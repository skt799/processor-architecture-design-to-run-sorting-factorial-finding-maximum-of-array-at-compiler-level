==> flow/design.v <==
module MIPS_debug_interface (
    input clk,
    input rst,
    input [31:0] current_instruction,
    input [5:0] opcode,
    output reg [127:0] instruction_name,
    output reg [31:0] instruction_count,
    output reg [31:0] cycle_count
);
always @(*) begin
    case (opcode)
        6'b000000: begin
            case (current_instruction[5:0])
                6'b100000: instruction_name = "ADD     ";
                6'b100010: instruction_name = "SUB     ";
                6'b100100: instruction_name = "AND     ";
                6'b100101: instruction_name = "OR      ";
                6'b101010: instruction_name = "SLT     ";
                6'b100110: instruction_name = "XOR     ";
                6'b000000: instruction_name = "SLL     ";
                6'b000010: instruction_name = "SRL     ";
                default:   instruction_name = "R-TYPE  ";
            endcase
        end
        6'b001000: instruction_name = "ADDI    ";
        6'b001100: instruction_name = "ANDI    ";
        6'b001101: instruction_name = "ORI     ";
        6'b001010: instruction_name = "SLTI    ";
        6'b100011: instruction_name = "LW      ";
        6'b101011: instruction_name = "SW      ";
        6'b000100: instruction_name = "BEQ     ";
        6'b000101: instruction_name = "BNE     ";
        6'b000010: instruction_name = "J       ";
        default:   instruction_name = "UNKNOWN ";
    endcase
end
always @(posedge clk or posedge rst) begin
    if (rst) begin
        instruction_count <= 32'd0;
        cycle_count <= 32'd0;
    end else begin
        cycle_count <= cycle_count + 1;
        if (opcode != 6'b000000 || current_instruction[5:0] != 6'b000000) begin
            instruction_count <= instruction_count + 1;
        end
    end
end
endmodule
== From RTL to reports: MIPS_debug_interface ==
The steps from the RTL of MIPS_debug_interface to its reports follow in flow order.
Line numbers count from 1 in the design file above.
Library cell names are shortened.
Not given: --
Set-up
  top module: MIPS_debug_interface
  clock input: clk
  standard-cell library: sky130hd
  corner: tt_025C_1v80

== Word-level counts ==
Yosys after proc, flatten, opt, wreduce and memory -nomap, before mapping. Enables and synchronous resets that opt folds into registers are not counted as muxes. Memory bits, and registers merged into a memory's read port (data or address), are not among the register bits. Print and check cells are not counted. Equal cells are merged and count once.
Storage and ports
  register bits after elaboration: 64
  latch bits: 0
  RAM bits: 0
  ROM bits: 0
  word width x clocked read ports: 0
  memories: 0
  bits of input ports: 40
  output and inout port bits: 192
  cells after elaboration: 27
Operators by class
  add/sub/neg operators: 2
  $mul: 0
  div/mod/pow operators: 0
  $lt $le $gt $ge: 0
  eq/ne operators: 16
  shift operators: 0
  multiplexer cells: 2
  bitwise gates (word level): 0
  reductions and logical operators: 5
Operator list (number)
  case mux 61 bit (select 10 bit): 1
  case mux 61 bit (select 8 bit): 1
  adder 32 x 1 -> 32 bit with constant B: 2
  == test 6 bit with constant B: 8
  == test 6 x 4 -> 1 bit with constant B: 4
  == test 6 x 2 -> 1 bit with constant B: 2
  == test 6 x 3 -> 1 bit with constant B: 2
  logical NOT 6 bit: 2
  nonzero test 6 bit: 2
  logical OR 1 bit: 1

== Logic depth ==
Depth = most cells in a row (Yosys ltp): at word level without a register or memory, in the mapped netlist without a sequential cell, where the memories' decode and read muxes count.
Logic depth
  word-level depth: 3
  ABC_AREA: 0
  depth in mapped cells: 7

== Netlist ==
Source: synth_stat.txt of the flow (Yosys; design flattened, memories mapped). It holds for the ABC_AREA given above (unset counts as 0); a run with the other value may have another netlist.
The area totals of this step are shown rounded.
Synthesis totals
  mapped cells: 484
  synthesis area: 4430 µm²
  mapped flip-flops: 64
  buffers: 114
Cells by type
  dfrtp_1: number 64, total area 1.6E+03 µm²
  buf_4: number 101, total area 758.227 µm²
  xnor2_1: number 45, total area 394.128 µm²
  xor2_1: number 19, total area 166.41 µm²
  nand3_1: number 31, total area 155.149 µm²
  nand2_1: number 32, total area 120.115 µm²
  nand4_1: number 17, total area 106.352 µm²
  nor2_1: number 27, total area 101.347 µm²
  and3_1: number 15, total area 93.84 µm²
  and4_1: number 6, total area 52.55 µm²
  a21oi_1: number 10, total area 50.048 µm²
  o21ai_0: number 10, total area 50.048 µm²
  nand4_4: number 2, total area 42.541 µm²
  inv_1: number 11, total area 41.29 µm²
  nor3b_4: number 2, total area 37.536 µm²
  clkbuf_1: number 8, total area 30.029 µm²
  nand3b_1: number 4, total area 30.029 µm²
  nor3_1: number 6, total area 30.029 µm²
Other cell types: 38; their cells: 74.

== Path before layout ==
OpenSTA on the mapped netlist: ideal clock, no wires. The path of least setup slack (recovery checks aside). Input and output delay are each 20% of the period. Register names are those of the netlist, which keeps one name where synthesis merged equal registers.
Timing post-synthesis
  path kind: input -> output
  start point: input opcode[5]
  end point: output instruction_name[18]
  period: 3210 ps
  input delay: 642 ps
  arrival: 2345 ps
  data required time: 2568 ps
  setup slack: 223 ps
  path delay: 1703 ps
  driving pins on the path: 6
  path buffers: 2
  synthesis period reached: 2987 ps
"path delay" = arrival - input delay + setup time.
At an output port there is no setup time.
"driving pins on the path": output pins that drive a net of the path, with the launching flip-flop's if there is one; two outputs of one cell count as two.
"synthesis period reached" is the clock period less the worst setup slack; recovery checks do not enter. This is arithmetic on one report: input and output delays are still those of the set period (20% each).
Between the ends stands the longest chain of elaborated cells between them, by number of cells; it is not shown to be the way that was timed. Of several equally long chains one is given.
Each line given opens the expression or statement behind the cell; cells for indexed reads and writes are added by Yosys, which also makes memories of some case tables.
Between the ends, post-synthesis
  cell sequence: clkbuf_1 -> nor3b_1 -> o21bai_1 -> a21oi_1 -> inv_1 -> buf_4
  cells in the longest elaborated chain: 2
RTL lines, path post-synthesis
  start: declaration: line 5  | input [5:0] opcode,
  == test 6 x 2 -> 1 bit: line 11  | case (opcode)
  case mux 61 bit (select 10 bit): line 11
  end: declaration: line 6  | output reg [127:0] instruction_name,

== Path in the finished layout ==
Path of least setup slack in the final report of run 1 (OpenROAD, finished layout, wires in). Where an end is a register, its clock arrival counts in the times.
The path's times are printed in steps of 10 ps; the period is the one set.
Timing after layout
  path kind: input -> output
  start point: input opcode[1]
  end point: output instruction_name[50]
  period: 3270 ps
  input delay: 650 ps
  arrival: 2530 ps
  data required time: 2620 ps
  setup slack: 90 ps
  driving pins on the path: 8
  path buffers: 3
Between the ends stands the longest chain of elaborated cells between them, by number of cells; it is not shown to be the way that was timed. Of several equally long chains one is given.
Between the ends, after layout
  cell sequence: clkdlybuf4s50_1 -> buf_6 -> nand3_1 -> a21oi_2 -> o21bai_4 -> a21oi_2 -> o311ai_0 -> dlygate4sd2_1
  cells in the longest elaborated chain: 2
RTL lines, path after layout
  start: declaration: line 5  | input [5:0] opcode,
  == test 6 x 2 -> 1 bit: line 11  | case (opcode)
  case mux 61 bit (select 10 bit): line 11
  end: declaration: line 6  | output reg [127:0] instruction_name,

Below are 2 stored runs of the flow (Yosys, OpenROAD; platform sky130hd) on MIPS_debug_interface, each with its settings and what was measured, unordered. Constraints: input delay and output delay 20% of the set period each, output load 0.01 pF.
"reached clock period" = clock period - worst setup slack. The figure is calculated, with input and output delays left at 20% of the set period.
"allowed time less slack (worst setup path)" is the time allowed to the run's worst setup path (the clock period less input and output delay, where it has them) less its slack. Clock arrival times count: a late capture clock shortens it, a late launch clock lengthens it.
"power" is the tool's figure for a default switching activity; nothing was simulated.
"allowed time less slack (worst setup path)" is known to 10 ps.
The measured numbers are rounded.

==> run 1: settings <==
{ "period_ns": 3.27, "CORE_UTILIZATION": 62, "CAP_MARGIN": 20, "CORE_MARGIN": 2, "SLEW_MARGIN": 20 }
==> run 1: results <==
area of the standard cells in the finished layout: 6090 µm²
power: 2130 uW
post-layout utilization: 88.7%
allowed time less slack (worst setup path): 1870 ps
worst path kind: input -> output
die size: 7840 µm²
setup total negative slack: 0 ps
worst hold slack in the final report: 488 ps
Yosys chip area after synthesis: 4430 µm²
setup slack of the worst path: 87 ps
reached clock period: 3183 ps

==> run 2: settings <==
{ "period_ns": 2.65, "CORE_UTILIZATION": 27, "PLACE_DENSITY_LB_ADDON": 0.17, "CORE_ASPECT_RATIO": 0.87, "CORE_MARGIN": 9, "CELL_PAD_IN_SITES_GLOBAL_PLACEMENT": 2, "CELL_PAD_IN_SITES_DETAIL_PLACEMENT": 1, "TNS_END_PERCENT": 65, "ABC_AREA": 1, "GPL_TIMING_DRIVEN": 1, "GPL_ROUTABILITY_DRIVEN": 0, "MAX_ROUTING_LAYER": "met5", "CAP_MARGIN": 20, "SLEW_MARGIN": 20 }
==> run 2: results <==
area of the standard cells in the finished layout: 6430 µm²
power: 2720 uW
post-layout utilization: 37.8%
allowed time less slack (worst setup path): 1500 ps
worst path kind: input -> output
die size: 22800 µm²
setup total negative slack: 0 ps
worst hold slack in the final report: 476 ps
Yosys chip area after synthesis: 4760 µm²
setup slack of the worst path: 87 ps
reached clock period: 2563 ps
